==> flow/design.v <==
module rah2uart (
    input                           clk,
    input                           data_queue_empty,
    input                           data_queue_almost_empty,
    input [RAH_PACKET_WIDTH-1:0]    data_frame,
    input                           uart_rx_pin,
    output [RAH_PACKET_WIDTH-1:0]   tx_data,
    output                          send_data,
    output reg                      request_data = 0,
    output                          uart_tx_pin
);
parameter RAH_PACKET_WIDTH = 48;
parameter BYTES_IN_PACKET = RAH_PACKET_WIDTH / 8;
parameter UART_DATA_WIDTH = 8;
reg [2:0] state = 0;
reg send_uart = 0;
reg [RAH_PACKET_WIDTH-1:0] rah_data = 0;
reg [$clog2(BYTES_IN_PACKET):0] cnt = 0;
reg [UART_DATA_WIDTH-1:0] uart_byte = 0;
wire uart_tx_done;
always @(posedge clk) begin
    case (state)
        0: begin
            if (~data_queue_empty) begin
                request_data <= 1;
                state <= 1;
            end
        end
        1: begin
            request_data <= 0;
            state <= 2;
        end
        2: begin
            rah_data <= data_frame;
            cnt <= 0;
            state <= 3;
        end
        3: begin
            if (cnt < BYTES_IN_PACKET) begin
                send_uart <= 1;
                uart_byte <= rah_data[(BYTES_IN_PACKET - cnt - 1)
                        * UART_DATA_WIDTH
                        +: UART_DATA_WIDTH];
                state <= 4;
            end else begin
                state <= 0;
            end
        end
        4: begin
            send_uart <= 0;
            if (uart_tx_done) begin
                cnt <= cnt + 1;
                state <= 3;
            end
        end
    endcase
end
uart_tx #(
    .CLKS_PER_BIT(468)
) transmit (
    .i_Rst_L(1'b1),
    .i_Clock(clk),
    .i_TX_DV(send_uart),
    .i_TX_Byte(uart_byte), 
    .o_TX_Active(),
    .o_TX_Serial(uart_tx_pin),
    .o_TX_Done(uart_tx_done)
);
wire [7:0] uart_rx_byte;
uart_rx #(
    .CLOCKS_PER_BIT(468)
) receiver (
    .i_Clock(clk),
    .i_RX_Serial(uart_rx_pin),
    .o_RX_DV(send_data),
    .o_RX_Byte(uart_rx_byte)
);
assign tx_data = {40'h0, uart_rx_byte};
endmodule
module uart_tx #(
    parameter CLKS_PER_BIT = 50
) (
    input       i_Rst_L,
    input       i_Clock,
    input       i_TX_DV,
    input [7:0] i_TX_Byte,
    output reg  o_TX_Active,
    output reg  o_TX_Serial,
    output reg  o_TX_Done
);
localparam IDLE         = 2'b00;
localparam TX_START_BIT = 2'b01;
localparam TX_DATA_BITS = 2'b10;
localparam TX_STOP_BIT  = 2'b11;
reg [2:0] r_SM_Main;
reg [17:0] r_Clock_Count;
reg [2:0] r_Bit_Index;
reg [7:0] r_TX_Data;
always @(posedge i_Clock or negedge i_Rst_L) begin
    if (~i_Rst_L) begin
        r_SM_Main <= 3'b000;
    end else begin
        o_TX_Done <= 1'b0;
        case (r_SM_Main)
            IDLE: begin
                o_TX_Serial   <= 1'b1;  
                r_Clock_Count <= 0;
                r_Bit_Index   <= 0;
                if (i_TX_DV == 1'b1) begin
                    o_TX_Active <= 1'b1;
                    r_TX_Data   <= i_TX_Byte;
                    r_SM_Main   <= TX_START_BIT;
                end else
                    r_SM_Main <= IDLE;
            end  
            TX_START_BIT: begin
                o_TX_Serial <= 1'b0;
                if (r_Clock_Count < CLKS_PER_BIT-1) begin
                    r_Clock_Count <= r_Clock_Count + 1'b1;
                    r_SM_Main     <= TX_START_BIT;
                end else begin
                    r_Clock_Count <= 0;
                    r_SM_Main     <= TX_DATA_BITS;
                end
            end  
            TX_DATA_BITS: begin
                o_TX_Serial <= r_TX_Data[r_Bit_Index];
                if (r_Clock_Count < CLKS_PER_BIT-1) begin
                    r_Clock_Count <= r_Clock_Count + 1'b1;
                    r_SM_Main     <= TX_DATA_BITS;
                end else begin
                    r_Clock_Count <= 0;
                    if (r_Bit_Index < 7) begin
                        r_Bit_Index <= r_Bit_Index + 1'b1;
                        r_SM_Main   <= TX_DATA_BITS;
                    end else begin
                        r_Bit_Index <= 0;
                        r_SM_Main   <= TX_STOP_BIT;
                    end
                end
            end  
            TX_STOP_BIT: begin
                o_TX_Serial <= 1'b1;
                if (r_Clock_Count < CLKS_PER_BIT-1) begin
                    r_Clock_Count <= r_Clock_Count + 1'b1;
                    r_SM_Main     <= TX_STOP_BIT;
                end else begin
                    o_TX_Done     <= 1'b1;
                    r_Clock_Count <= 0;
                    r_SM_Main     <= IDLE;
                    o_TX_Active   <= 1'b0;
                end
            end  
            default: r_SM_Main <= IDLE;
        endcase
    end  
end  
endmodule
module uart_rx #(
    parameter CLOCKS_PER_BIT = 5000
) (
    input         i_Clock,
    input         i_RX_Serial,
    output        o_RX_DV,
    output [7:0]  o_RX_Byte
);
parameter IDLE = 3'b000;
parameter RX_START_BIT = 3'b001;
parameter RX_DATA_BITS = 3'b010;
parameter RX_STOP_BIT = 3'b011;
parameter CLEANUP = 3'b100;
reg [17:0] r_Clock_Count;
reg [2:0] r_Bit_Index;
reg [7:0] r_RX_Byte;
reg r_RX_DV;
reg [2:0] r_SM_Main;
always @(posedge i_Clock) begin
    case (r_SM_Main)
        IDLE: begin
            r_RX_DV <= 1'b0;
            r_Clock_Count <= 0;
            r_Bit_Index <= 0;
            if (i_RX_Serial == 1'b0)
                r_SM_Main <= RX_START_BIT;
            else
                r_SM_Main <= IDLE;
        end
        RX_START_BIT: begin
            if (r_Clock_Count == CLOCKS_PER_BIT / 2) begin
                if (i_RX_Serial == 1'b0) begin
                    r_Clock_Count <= 0;
                    r_SM_Main <= RX_DATA_BITS;
                end else
                    r_SM_Main <= IDLE;
            end else begin
                r_Clock_Count <= r_Clock_Count + 1'b1;
                r_SM_Main <= RX_START_BIT;
            end
        end
        RX_DATA_BITS: begin
            if(r_Clock_Count < CLOCKS_PER_BIT - 1) begin
                r_Clock_Count <= r_Clock_Count + 1'b1;
                r_SM_Main <= RX_DATA_BITS;
            end else begin
                r_Clock_Count <= 0;
                r_RX_Byte[r_Bit_Index] <= i_RX_Serial;
                if (r_Bit_Index < 7) begin
                    r_Bit_Index <= r_Bit_Index + 1'b1;
                    r_SM_Main <= RX_DATA_BITS;
                end else begin
                    r_Bit_Index <= 0;
                    r_SM_Main <= RX_STOP_BIT;
                end
            end
        end
        RX_STOP_BIT: begin
            if(r_Clock_Count < CLOCKS_PER_BIT - 1) begin
                r_Clock_Count <= r_Clock_Count + 1'b1;
                r_SM_Main <= RX_STOP_BIT;
            end else begin
                r_RX_DV <= 1'b1;
                r_Clock_Count <= 0;
                r_SM_Main <= CLEANUP;
            end
        end
        CLEANUP: begin
            r_SM_Main <= IDLE;
            r_RX_DV <= 1'b0;
        end
        default: r_SM_Main <= IDLE;
    endcase
end
assign o_RX_Byte = r_RX_Byte;
assign o_RX_DV = r_RX_DV;
endmodule
**Step by step through the tools: rah2uart**

What the tools print for rah2uart, step after step.
Lines are those of the file above, counted from 1.
Operators carry their Yosys type and port widths (W data, S select, Z words).
Not given: -

- Top module: rah2uart
- Clock port: clk
- Standard-cell library: sky130hd
- Corner: tt_025C_1v80

**Word-level counts**

Source: Yosys, flattened and elaborated, memories not mapped. Widths are those after wreduce. Registers that Yosys merges into a memory's read port (data or address) are not register bits. Print and check cells do not count. Equal cells are merged and count once.

- Output and inout bits: 51
- Bits in registers: 132

- Reductions and logical operators: 28
- Add/sub/neg operators: 8
- Bitwise logic cells: 4
- Eq/ne operators: 19
- Shifts and indexed selects: 4
- Muxes and demuxes: 39
- Magnitude comparators: 5

Operators with widths:

| operator | count |
|---|---|
| $mux W18 | 4 |
| $pmux W18 S3 | 1 |
| $shiftx A48 B9 Y8 | 1 |
| $add A18 B1 Y18 const B | 2 |
| $lt A18 B9 Y1 const B | 2 |
| $pmux W18 S2 | 1 |
| $mux W3 | 11 |
| $pmux W3 S4 | 2 |
| $reduce_and A2 Y1 | 10 |
| $eq A18 B8 Y1 const B | 1 |
| $eq A3 B2 Y1 const B | 6 |
| $pmux W3 S5 | 1 |
| $reduce_bool A2 Y1 | 7 |
| $pmux W3 S2 | 2 |
| $ne A2 B2 Y1 const B | 5 |
| $eq A3 B1 Y1 const B | 3 |
| $logic_not A3 Y1 | 3 |
| $shift A1 B4 Y8 | 1 |
| $shift A1 B4 Y8 const A | 1 |
| $shiftx A8 B3 Y1 | 1 |
| $and A8 B8 Y8 | 1 |
| $or A8 B8 Y8 | 1 |
| $not A8 Y8 | 1 |
| $pmux W4 S2 | 1 |
| $mux W1 | 8 |
| $reduce_or A2 Y1 | 3 |
| $add A3 B1 Y3 const B | 2 |
| $lt A3 B3 Y1 const B | 2 |

Other operator kinds: 18; their cells: 23.

**Depth**

Yosys ltp: most cells in a row. Word level: on the elaborated netlist, between registers, memories and ports. Mapped: between sequential cells and ports; inverters and the memories' decode and read muxes count.

- Depth in word-level cells: 5
- ABC_AREA: 1
- Mapped depth: 10

**Mapped cells and area**

Source: synth_stat.txt of the flow (Yosys; design flattened, memories mapped). It holds for the ABC_AREA given above (unset counts as 0); a run with the other value may have another netlist.

Cell types:

| cell | count | area in all (µm²) |
|---|---|---|
| sky130_fd_sc_hd__edfxtp_1 | 125 | 3753.6 |
| sky130_fd_sc_hd__nand2_1 | 107 | 401.635 |
| sky130_fd_sc_hd__nor2_1 | 86 | 322.81 |
| sky130_fd_sc_hd__buf_4 | 42 | 315.302 |
| sky130_fd_sc_hd__inv_1 | 60 | 225.216 |
| sky130_fd_sc_hd__nand3_1 | 38 | 190.182 |
| sky130_fd_sc_hd__ha_1 | 15 | 187.68 |
| sky130_fd_sc_hd__o21ai_0 | 37 | 185.178 |
| sky130_fd_sc_hd__xor2_1 | 14 | 122.618 |
| sky130_fd_sc_hd__dfxtp_1 | 6 | 120.115 |
| sky130_fd_sc_hd__nand3_2 | 10 | 100.096 |
| sky130_fd_sc_hd__a21oi_1 | 14 | 70.067 |
| sky130_fd_sc_hd__o211ai_1 | 9 | 67.565 |
| sky130_fd_sc_hd__nand4_1 | 9 | 56.304 |
| sky130_fd_sc_hd__nor3_1 | 9 | 45.043 |
| sky130_fd_sc_hd__nand2_2 | 6 | 37.536 |
| sky130_fd_sc_hd__xnor2_1 | 4 | 35.034 |
| sky130_fd_sc_hd__nor2_2 | 5 | 31.28 |

Not listed: further types 23, cells in them 37.

- Chip area (Yosys): 6533.8 µm²
- Flip-flops: 131
- Cells in the netlist: 633

**Timing after synthesis**

Path of least setup slack by OpenSTA after synthesis, without wires, with an ideal clock, recovery checks aside; 20% of the period is set as input and as output delay. Where synthesis merged equal registers, the netlist keeps one of their names.

- Kind: reg-to-reg
- From: register state[0]
- To: register cnt[0]
- Arrival time: 4337 ps
- Period: 4800 ps
- Required time: 4481 ps
- Delay of the path: 4656 ps
- Time at the first pin: 0 ps
- Stages: 4
- Setup slack: 144 ps
- Synthesis period reached: 4656 ps

"delay of the path" is the arrival time less input delay plus setup time.
"stages" counts driving pins, that of a launching flip-flop among them; a cell with two outputs on the path counts twice.
"synthesis period reached" = period - worst setup slack (recovery checks aside). The figure is calculated, with input and output delays left at 20% of the set period.
The rows between start and end are the longest chain of elaborated cells between them; the timing report does not say that the signal goes this way. Where chains are equally long, one stands for them.
Each line given opens the expression or statement behind the cell; cells for indexed reads and writes are added by Yosys, which also makes memories of some case tables.
At most two assigning lines are given for a register; there are more.
Only ways into the end's enable, where the timed path ends, are counted here.

- Cell sequence: sky130_fd_sc_hd__edfxtp_1 > sky130_fd_sc_hd__nor3_1 > sky130_fd_sc_hd__inv_1 > sky130_fd_sc_hd__nand2_1
- Cells in the longest elaborated chain: 3
- Elaborated cells between the ends (all ways): 5
- Classes of those cells: eq/ne: 3; reduce/logical: 2

RTL lines, path post-synthesis:

| what | RTL line | RTL |
|---|---|---|
| from (decl) | 15 | `reg [2:0] state = 0;` |
| from (assign) | 26 | `state <= 1;` |
| from (assign) | 31 | `state <= 2;` |
| $eq A3 B3 Y1 | 22 | `case (state)` |
| $reduce_bool A2 Y1 | - |  |
| $reduce_and A2 Y1 | - |  |
| to (assign) | 35 | `cnt <= 0;` |
| to (assign) | 52 | `cnt <= cnt + 1;` |
| to (decl) | 18 | `reg [$clog2(BYTES_IN_PACKET):0] cnt = 0;` |

**Worst path after layout**

From the final timing report of run 1: the path of least setup slack in the routed layout; clock arrival at registers is part of the times.
The path's times are printed in steps of 10 ps; the period is the one set.

- Kind: reg-to-reg
- From: register cnt[0]
- To: register uart_byte[1]
- Setup slack: 1260 ps
- Time at the first pin: 410 ps
- Period: 3690 ps
- Arrival time: 2590 ps
- Required time: 3850 ps
- Stages: 8

The rows between start and end are the longest chain of elaborated cells between them; the timing report does not say that the signal goes this way. Where chains are equally long, one stands for them.
The path ends at the data pin of a flip-flop with enable; ways to the enable are not counted.

- Cell sequence: sky130_fd_sc_hd__edfxtp_1 > sky130_fd_sc_hd__ha_1 > sky130_fd_sc_hd__inv_1 > sky130_fd_sc_hd__nand2_1 > sky130_fd_sc_hd__nand2_1 > sky130_fd_sc_hd__nand2_1 > sky130_fd_sc_hd__o211ai_1 > sky130_fd_sc_hd__nor2_1
- Cells in the longest elaborated chain: 3
- Elaborated cells between the ends (all ways): 3
- Classes of those cells: add/sub: 2; shift: 1

RTL lines, path post-layout:

| what | RTL line | RTL |
|---|---|---|
| from (decl) | 18 | `reg [$clog2(BYTES_IN_PACKET):0] cnt = 0;` |
| from (assign) | 35 | `cnt <= 0;` |
| from (assign) | 52 | `cnt <= cnt + 1;` |
| $sub A3 B4 Y5 | 41 | `uart_byte <= rah_data[(BYTES_IN_PACKET - cnt - 1)` |
| $sub A5 B2 Y6 | 41 |  |
| $shiftx A48 B9 Y8 | 41 |  |
| to (assign) | 41 |  |
| to (decl) | 19 | `reg [UART_DATA_WIDTH-1:0] uart_byte = 0;` |

rah2uart through Yosys and OpenROAD on sky130hd: 2 stored runs, unordered, with their settings and measured results. The constraints put input and output delay at 20% of the set period each and load the outputs with 0.01 pF.
"clock period achieved" is the run's clock period less its worst setup slack. It is reckoned from that one timing run; input and output delays stay at 20% of the period that was set.
"time used up by the worst setup path" means the part of the period allowed to the worst setup path (the constraints hold back 20% at inputs and 20% at outputs) less its slack; where the path has registers, the arrival times of their clocks count too.
"total design power": no workload was simulated; the value follows from the tool's default switching activity.
"time used up by the worst setup path" is known to 10 ps.
A setting shown as . is not set for that run.

| name | run 1 | run 2 |
|---|---|---|
| period_ns | 3.69 | 8.11 |
| CORE_UTILIZATION | 23 | 17 |
| SETUP_SLACK_MARGIN | 0.92 | . |
| HOLD_SLACK_MARGIN | 0.06 | . |
| TNS_END_PERCENT | 100 | . |
| ABC_AREA | 1 | . |
| CAP_MARGIN | 5 | 20 |
| SLEW_MARGIN | 40 | 20 |
| MIN_ROUTING_LAYER | met1 | . |
| CORE_MARGIN | 2 | 8 |
| PLACE_DENSITY | . | 0.58 |
| CTS_CLUSTER_DIAMETER | . | 131 |
| MAX_ROUTING_LAYER | . | met5 |
| summed negative setup slack (ps) | 0 | 0 |
| time used up by the worst setup path (ps) | 2430 | 1420 |
| worst setup path kind | reg-to-reg | reg-to-output |
| clock period achieved (ps) | 2434 | 3038 |
| total design power (W) | 0.004713 | 0.002271 |
| setup slack of the worst path (ps) | 1256 | 5072 |
| standard-cell area after layout (µm²) | 8075.2 | 7997.7 |
| final worst hold slack (ps) | 416 | 419 |
| utilization after routing (%) | 29.0 | 21.9 |
| mapped cell area after synthesis (µm²) | 6533.8 | 6288.5 |
| total die area (µm²) | 29771.8 | 43401.4 |
